==> flow/design.v <==
module HashIteration (
    input [7 : 0] M,
    input [7 : 0] [3 : 0] h,
    output [7 : 0] [3 : 0] h_out
);
reg [3 : 0] sbox_out;
wire [5 : 0] M6;
assign M6 = {M[5], M[7]^M[2], M[3], M[0], M[4]^M[1], M[6]};
SBox sbox(
    .in (M6),
    .out (sbox_out)
);
wire [7 : 0] [3 : 0] r1_out;
wire [7 : 0] [3 : 0] r2_out;
wire [7 : 0] [3 : 0] r3_out;
Round round1 (
    .sbox_out(sbox_out),
    .h_in(h),
    .h_out(r1_out)
);
Round round2 (
    .sbox_out(sbox_out),
    .h_in(r1_out),
    .h_out(r2_out)
);
Round round3 (
    .sbox_out(sbox_out),
    .h_in(r2_out),
    .h_out(r3_out)
);
Round round4 (
    .sbox_out(sbox_out),
    .h_in(r3_out),
    .h_out(h_out)
);
endmodule
module Round (
    input [3 : 0] sbox_out, 
    input [7 : 0] [3 : 0] h_in, 
    output reg [7 : 0] [3 : 0]  h_out 
);
reg [3 : 0] xor_res; 
    always @(*) begin        
        xor_res = h_in[2] ^ sbox_out;
        h_out[0] = xor_res;
        xor_res = h_in[3] ^ sbox_out;
        h_out[1] = xor_res;
        xor_res = h_in[4] ^ sbox_out;
        h_out[2] = (xor_res << 1) | (xor_res >> 3);
        xor_res = h_in[5] ^ sbox_out;
        h_out[3] = (xor_res << 1) | (xor_res >> 3);
        xor_res = h_in[6] ^ sbox_out;
        h_out[4] = (xor_res << 2) | (xor_res >> 2);
        xor_res = h_in[7] ^ sbox_out;
        h_out[5] = (xor_res << 2) | (xor_res >> 2);
        xor_res = h_in[0] ^ sbox_out;
        h_out[6] = (xor_res << 3) | (xor_res >> 1);
        xor_res = h_in[1] ^ sbox_out;
        h_out[7] = (xor_res << 3) | (xor_res >> 1);
    end
endmodule
module SBox (
    input [5 : 0] in,
    output reg [3 : 0] out
);
reg [1 : 0] row;
reg [3 : 0] column;
    always @(*) begin
        row = {in[5], in[0]};
        column = in[4 : 1];
        case (column)
            4'b0000 : case (row)
                        2'b00 :  out = 4'b0010; 
                        2'b01 :  out = 4'b1110;
                        2'b10 :  out = 4'b0100;
                        2'b11 :  out = 4'b1011;
                    endcase
            4'b0001 : case (row)
                        2'b00 :  out = 4'b1100; 
                        2'b01 :  out = 4'b1011;
                        2'b10 :  out = 4'b0010;
                        2'b11 :  out = 4'b1000;
                    endcase
            4'b0010 : case (row)
                        2'b00 :  out = 4'b0100; 
                        2'b01 :  out = 4'b0010;
                        2'b10 :  out = 4'b0001;
                        2'b11 :  out = 4'b1100;
                    endcase
            4'b0011 : case (row)
                        2'b00 :  out = 4'b0001; 
                        2'b01 :  out = 4'b1100;
                        2'b10 :  out = 4'b1011;
                        2'b11 :  out = 4'b0111;
                    endcase
            4'b0100 : case (row)
                        2'b00 :  out = 4'b0111;
                        2'b01 :  out = 4'b0100;
                        2'b10 :  out = 4'b1100;
                        2'b11 :  out = 4'b0001;
                    endcase
            4'b0101 : case (row)
                        2'b00 :  out = 4'b1010; 
                        2'b01 :  out = 4'b0111;
                        2'b10 :  out = 4'b1101;
                        2'b11 :  out = 4'b1110;
                    endcase
            4'b0110 : case (row)
                        2'b00 :  out = 4'b1011;
                        2'b01 :  out = 4'b1101;
                        2'b10 :  out = 4'b0111;
                        2'b11 :  out = 4'b0010;
                    endcase
            4'b0111 : case (row)
                        2'b00 :  out = 4'b0110;
                        2'b01 :  out = 4'b0001;
                        2'b10 :  out = 4'b1000;
                        2'b11 :  out = 4'b1101;
                    endcase
            4'b1000 : case (row)
                        2'b00 :  out = 4'b1000; 
                        2'b01 :  out = 4'b0101;
                        2'b10 :  out = 4'b1111;
                        2'b11 :  out = 4'b0110;
                    endcase
            4'b1001 : case (row)
                        2'b00 :  out = 4'b0101;
                        2'b01 :  out = 4'b0000;
                        2'b10 :  out = 4'b1001;
                        2'b11 :  out = 4'b1111;
                    endcase
            4'b1010 : case (row)
                        2'b00 :  out = 4'b0011;
                        2'b01 :  out = 4'b1111;
                        2'b10 :  out = 4'b1100;
                        2'b11 :  out = 4'b0000;
                    endcase
            4'b1011 : case (row)
                        2'b00 :  out = 4'b1111; 
                        2'b01 :  out = 4'b1100;
                        2'b10 :  out = 4'b0101;
                        2'b11 :  out = 4'b1001;
                    endcase
            4'b1100 :  case (row)
                        2'b00 :  out = 4'b1101;
                        2'b01 :  out = 4'b0011;
                        2'b10 :  out = 4'b0110;
                        2'b11 :  out = 4'b1100;
                    endcase
            4'b1101 :  case (row)
                        2'b00 :  out = 4'b0000; 
                        2'b01 :  out = 4'b1001;
                        2'b10 :  out = 4'b0011;
                        2'b11 :  out = 4'b0100;
                    endcase
            4'b1110 : case (row)
                        2'b00 :  out = 4'b1110; 
                        2'b01 :  out = 4'b1000;
                        2'b10 :  out = 4'b0000;
                        2'b11 :  out = 4'b0101;
                    endcase
            4'b1111 : case (row)
                        2'b00 :  out = 4'b1001;
                        2'b01 :  out = 4'b0110;
                        2'b10 :  out = 4'b1110;
                        2'b11 :  out = 4'b0011;
                    endcase 
        endcase
    end
endmodule
module lightHashDES(
    input clk, 
    input reset,
    input M_valid,
    input [7 : 0] M,
    input [63 : 0] input_lenght,
    output reg hash_ready, 
    output reg [31 : 0] digest
);
localparam Iv_H0 = 4'hF;
localparam Iv_H1 = 4'h3;
localparam Iv_H2 = 4'hC;
localparam Iv_H3 = 4'h2;
localparam Iv_H4 = 4'h9;
localparam Iv_H5 = 4'hD;
localparam Iv_H6 = 4'h4;
localparam Iv_H7 = 4'hB;    
reg busy;
reg [63:0] counter;
reg [7 : 0] temp_M;
reg M_valid_temp;
reg [7 : 0] [3 : 0]  H;
wire [7 : 0] [3 : 0] feedback;
wire init_state;
wire compute_state;
wire final_state;
assign init_state = busy === 0 && M_valid; 
assign compute_state = busy === 1 && counter > 0;
assign final_state = busy === 1 && counter === 0;  
HashIteration main(
    .M(temp_M), 
    .h(H),
    .h_out(feedback)
);
always @(posedge clk or negedge reset) begin
        if (!reset) begin 
            hash_ready <= 0;
            busy <= 0;
        end else if(init_state) begin 
            counter <= input_lenght;
            busy <= 1;
            hash_ready <= 0;
            temp_M <= M;
            M_valid_temp <= M_valid;
            H[0] <= Iv_H0;
            H[1] <= Iv_H1;
            H[2] <= Iv_H2;
            H[3] <= Iv_H3;
            H[4] <= Iv_H4;
            H[5] <= Iv_H5;
            H[6] <= Iv_H6;
            H[7] <= Iv_H7;
        end else if(compute_state) begin 
            if(M_valid_temp === 1)begin 
                counter <= (counter - 1);
                H <= feedback;
            end
                temp_M <= M;
                M_valid_temp <= M_valid;
        end else if(final_state) begin 
            hash_ready <= 1; 
            busy <= 0;
            digest <= H;
        end else begin 
            #0;
        end
    end
endmodule
# ---- Tool chain data of lightHashDES
# Tool output for the design above, in the order of the flow.
# Lines are those of the file above, counted from 1.
# Operators: Yosys type, input widths -> output width; for muxes data width and select width s.
# A cell with -- has no value.
dict set report design {
  design {lightHashDES}
  clk_port {clk}
  lib {sky130hd}
  corner {tt_025C_1v80}
}

# ---- Word-level counts
# Yosys after proc, flatten, opt, wreduce and memory -nomap, before mapping. Memory bits, and registers merged into a memory's read port (data or address), are not among the register bits. Print and check cells are not counted. Equal cells are merged and count once.
dict set report op_classes {
  n_addsub 1
  muxes 46
  logic 60
  div 0
  n_reduce_logical 12
  compare 1
  eq_ne 23
  multipliers 0
  shift 0
}
# operator n
set ops {}
lappend ops {{$pmux 4 s4} 16}
lappend ops {{$mux 64} 3}
lappend ops {{$xor 4x4->4} 32}
lappend ops {{$sub 64x1->64 const B} 1}
lappend ops {{$gt 64x1->1 const B} 1}
lappend ops {{$eqx 64x1->1 const B} 1}
lappend ops {{$pmux 4 s16} 1}
lappend ops {{$mux 4} 16}
lappend ops {{$or 4x1->4} 8}
lappend ops {{$or 4x2->4} 8}
lappend ops {{$or 4x3->4} 8}
lappend ops {{$eq 4x4->1 const B} 8}
lappend ops {{$eq 4x3->1 const B} 4}
lappend ops {{$mux 8} 2}
lappend ops {{$eq 4x2->1 const B} 2}
lappend ops {{$mux 1} 8}
lappend ops {{$reduce_bool 2->1} 3}
lappend ops {{$eq 2x2->1 const B} 2}
lappend ops {{$reduce_and 2->1} 2}
lappend ops {{$eq 4x1->1 const B} 1}
lappend ops {{$logic_not 4->1} 1}
lappend ops {{$reduce_and 4->1} 1}
lappend ops {{$eqx 1x1->1 const B} 3}
lappend ops {{$logic_and 1x1->1} 3}
lappend ops {{$reduce_and 3->1} 1}
lappend ops {{$xor 1x1->1} 2}
lappend ops {{$not 1->1} 2}
lappend ops {{$eq 2x1->1 const B} 1}
# Not listed: further kinds 2, cells in them 2.
dict set report word_totals {
  elab_cells 157
  ff_bits 139
  latch_bits 0
  romBits 0
  clocked_rd_ports_x_width 0
  ramBits 0
  mem_count 0
}

# ---- Logic depth
# Yosys ltp: most cells in a row. Word level: on the elaborated netlist, between registers, memories and ports. Mapped: between sequential cells and ports; inverters and the memories' decode and read muxes count.
dict set report logic_depth {
  word_depth 12
  abc_area 0
  depth_mapped 11
  ltp_nobuf 10
}

# ---- After synthesis
# Yosys stat after the flow's synthesis: flattened, memories mapped to cells. It holds for the ABC_AREA given above (unset counts as 0); a run with the other value may have another netlist.
dict set report mapped {
  cell_count 665
  synth_area_um2 7325.8
  sequential_area_um2 4164.0
  ff_cells 139
  buffers 32
}
# cell n area_total_um2
set by_type {}
lappend by_type {sky130_fd_sc_hd__edfxtp_1 137 4.11E+03}
lappend by_type {sky130_fd_sc_hd__xnor2_1 56 490.47}
lappend by_type {sky130_fd_sc_hd__nand2_1 99 371.606}
lappend by_type {sky130_fd_sc_hd__o21ai_0 71 355.341}
lappend by_type {sky130_fd_sc_hd__nor2_1 59 221.462}
lappend by_type {sky130_fd_sc_hd__xor2_1 24 210.202}
lappend by_type {sky130_fd_sc_hd__ha_1 9 112.608}
lappend by_type {sky130_fd_sc_hd__or3_1 17 106.352}
lappend by_type {sky130_fd_sc_hd__nor3_1 21 105.101}
lappend by_type {sky130_fd_sc_hd__mux2i_1 10 100.096}
lappend by_type {sky130_fd_sc_hd__and2_1 15 93.84}
lappend by_type {sky130_fd_sc_hd__clkbuf_1 24 90.086}
lappend by_type {sky130_fd_sc_hd__nand3_1 15 75.072}
lappend by_type {sky130_fd_sc_hd__nand2b_1 10 62.56}
lappend by_type {sky130_fd_sc_hd__nand3b_1 8 60.058}
lappend by_type {sky130_fd_sc_hd__a21oi_1 10 50.048}
lappend by_type {sky130_fd_sc_hd__dfrtp_1 2 50.048}
lappend by_type {sky130_fd_sc_hd__a211oi_1 6 45.043}
# Other cell types: 37; their cells: 72.
# By module: a second synthesis without flattening, with its own total; a netlist apart from the flattened one above.
dict set report hier_totals {
  cells_unflattened 816
  hier_area_um2 8612.0
}
# Rows give one instance, submodules left out.
# mod instances n_cells mod_area_um2
set by_module {}
lappend by_module {lightHashDES 1 557 6546.3}
lappend by_module {Round 4 36 325.3}
lappend by_module {SBox 1 113 747.0}
lappend by_module {HashIteration 1 2 17.5}

# ---- Path before layout
# Path of least setup slack by OpenSTA after synthesis, without wires, with an ideal clock, recovery checks aside; 20% of the period is set as input and as output delay. Where synthesis merged equal registers, the netlist keeps one of their names.
dict set report synth_path {
  path_type {input port to flip-flop}
  start {input port M_valid}
  end {register H}
  tclk_ns 10.1
  driving_pins 5
  setup_time_ns 0.551
  path_delay_ns 5.448
  t_first_pin_ns 2.020
  slack_ns 2.632
  arrival_ns 6.917
  period_less_setup_slack_ns 7.468
}
# "path_delay_ns" is the arrival time less input delay plus setup time.
# "driving_pins": output pins that drive a net of the path, with the launching flip-flop's if there is one; two outputs of one cell count as two.
# "period_less_setup_slack_ns" = period - worst setup slack (recovery checks aside). The figure is calculated, with input and output delays left at 20% of the set period.
# Where an end lacks its bit number, it is one bit of the signal, or one of the new flip-flops if synthesis recoded a state register.
# The rows between start and end are the longest chain of elaborated cells between them; the timing report does not say that the signal goes this way. Where chains are equally long, one stands for them.
# A line is the first line of the expression or statement that the cell stems from. Yosys adds cells for indexed reads and writes and turns some case tables into memories.
dict set report synth_between {
  path_cell_list {sky130_fd_sc_hd__nor2b_1 -> sky130_fd_sc_hd__clkbuf_1 -> sky130_fd_sc_hd__clkbuf_1 -> sky130_fd_sc_hd__a21oi_1 -> sky130_fd_sc_hd__nor2_1}
  elab_chain_len 3
  cone_cells 4
  cone_lines 1
}
# item line
set synth_lines {}
lappend synth_lines {{start, declared} 174} ;# input M_valid,
lappend synth_lines {{$logic_and 1x1->1} 197} ;# assign init_state = busy === 0 && M_valid;
lappend synth_lines {{$reduce_bool 2->1} --}
lappend synth_lines {{$reduce_and 3->1} --}
lappend synth_lines {{end, assigned} 215} ;# H[0] <= Iv_H0;
lappend synth_lines {{end, assigned} 226} ;# H <= feedback;
lappend synth_lines {{end, declared} 192} ;# reg [7 : 0] [3 : 0]  H;

# ---- Path in the finished layout
# Path of least setup slack in the final report of stored run 1 (OpenROAD, finished layout, wires in). Where an end is a register, its clock arrival counts in the times.
dict set report layout_path {
  path_type {input port to flip-flop}
  start {input port M_valid}
  end {register counter[19]}
  tclk_ns 7.3
  slack_ns 3.53
  setup_time_ns 0.37
  arrival_ns 3.81
  driving_pins 5
  t_first_pin_ns 1.46
}
# The rows between start and end are the longest chain of elaborated cells between them; the timing report does not say that the signal goes this way. Where chains are equally long, one stands for them.
# The path ends at the enable pin of a flip-flop; only ways to that pin are counted.
dict set report layout_between {
  path_cell_list {sky130_fd_sc_hd__clkdlybuf4s50_1 -> sky130_fd_sc_hd__nor2b_4 -> sky130_fd_sc_hd__a21oi_1 -> sky130_fd_sc_hd__nor2_4 -> sky130_fd_sc_hd__buf_4}
  elab_chain_len 3
  cone_cells 4
  cone_lines 1
}
# item line
set layout_lines {}
lappend layout_lines {{start, declared} 174} ;# input M_valid,
lappend layout_lines {{$logic_and 1x1->1} 197} ;# assign init_state = busy === 0 && M_valid;
lappend layout_lines {{$reduce_bool 2->1} --}
lappend layout_lines {{$reduce_and 3->1} --}
lappend layout_lines {{end, assigned} 210} ;# counter <= input_lenght;
lappend layout_lines {{end, assigned} 225} ;# counter <= (counter - 1);
lappend layout_lines {{end, declared} 189} ;# reg [63:0] counter;

; Measured data: module lightHashDES, platform sky130hd, 2 stored runs of the flow under differing settings, order arbitrary. Input and output delays are each 20% of the period that was set; the output load is 0.01 pF.
; By "period_reached_ns" is meant the clock period of the run minus its worst setup slack. This is arithmetic on one report: input and output delays are still those of the set period (20% each).
; "worstPathTime_ns" is the time allowed to the run's worst setup path (the clock period less input and output delay, where it has them) less its slack. Clock arrival times count: a late capture clock shortens it, a late launch clock lengthens it.
; "totalPower_mw": no workload was simulated; the value follows from the tool's default switching activity.

[stored run 1: settings]
period_ns = 7.3
CORE_UTILIZATION = 47
CAP_MARGIN = 20
CORE_MARGIN = 2
SLEW_MARGIN = 20
[stored run 1: results]
totalPower_mw = 2.118
period_reached_ns = 3.767
design_die_area_um2 = 16601.0
worstPathTime_ns = 2.31
critical_path_kind = input port to flip-flop
finish.utilization_pct = 60.2
finish.stdcell_area_um2 = 9150.0
yosys.chip_area_um2 = 7325.8
fin_ws_ns = 3.533

[stored run 2: settings]
period_ns = 6.81
CORE_UTILIZATION = 58
SETUP_SLACK_MARGIN = 1.64
PLACE_DENSITY_LB_ADDON = 0.05
HOLD_SLACK_MARGIN = 0.26
CELL_PAD_IN_SITES_GLOBAL_PLACEMENT = 2
TNS_END_PERCENT = 100
GPL_ROUTABILITY_DRIVEN = 0
CTS_CLUSTER_SIZE = 27
SLEW_MARGIN = 10
MAX_ROUTING_LAYER = met5
CAP_MARGIN = 20
CORE_MARGIN = 2
[stored run 2: results]
outcome = no final report: placement broke off with FLW-0024
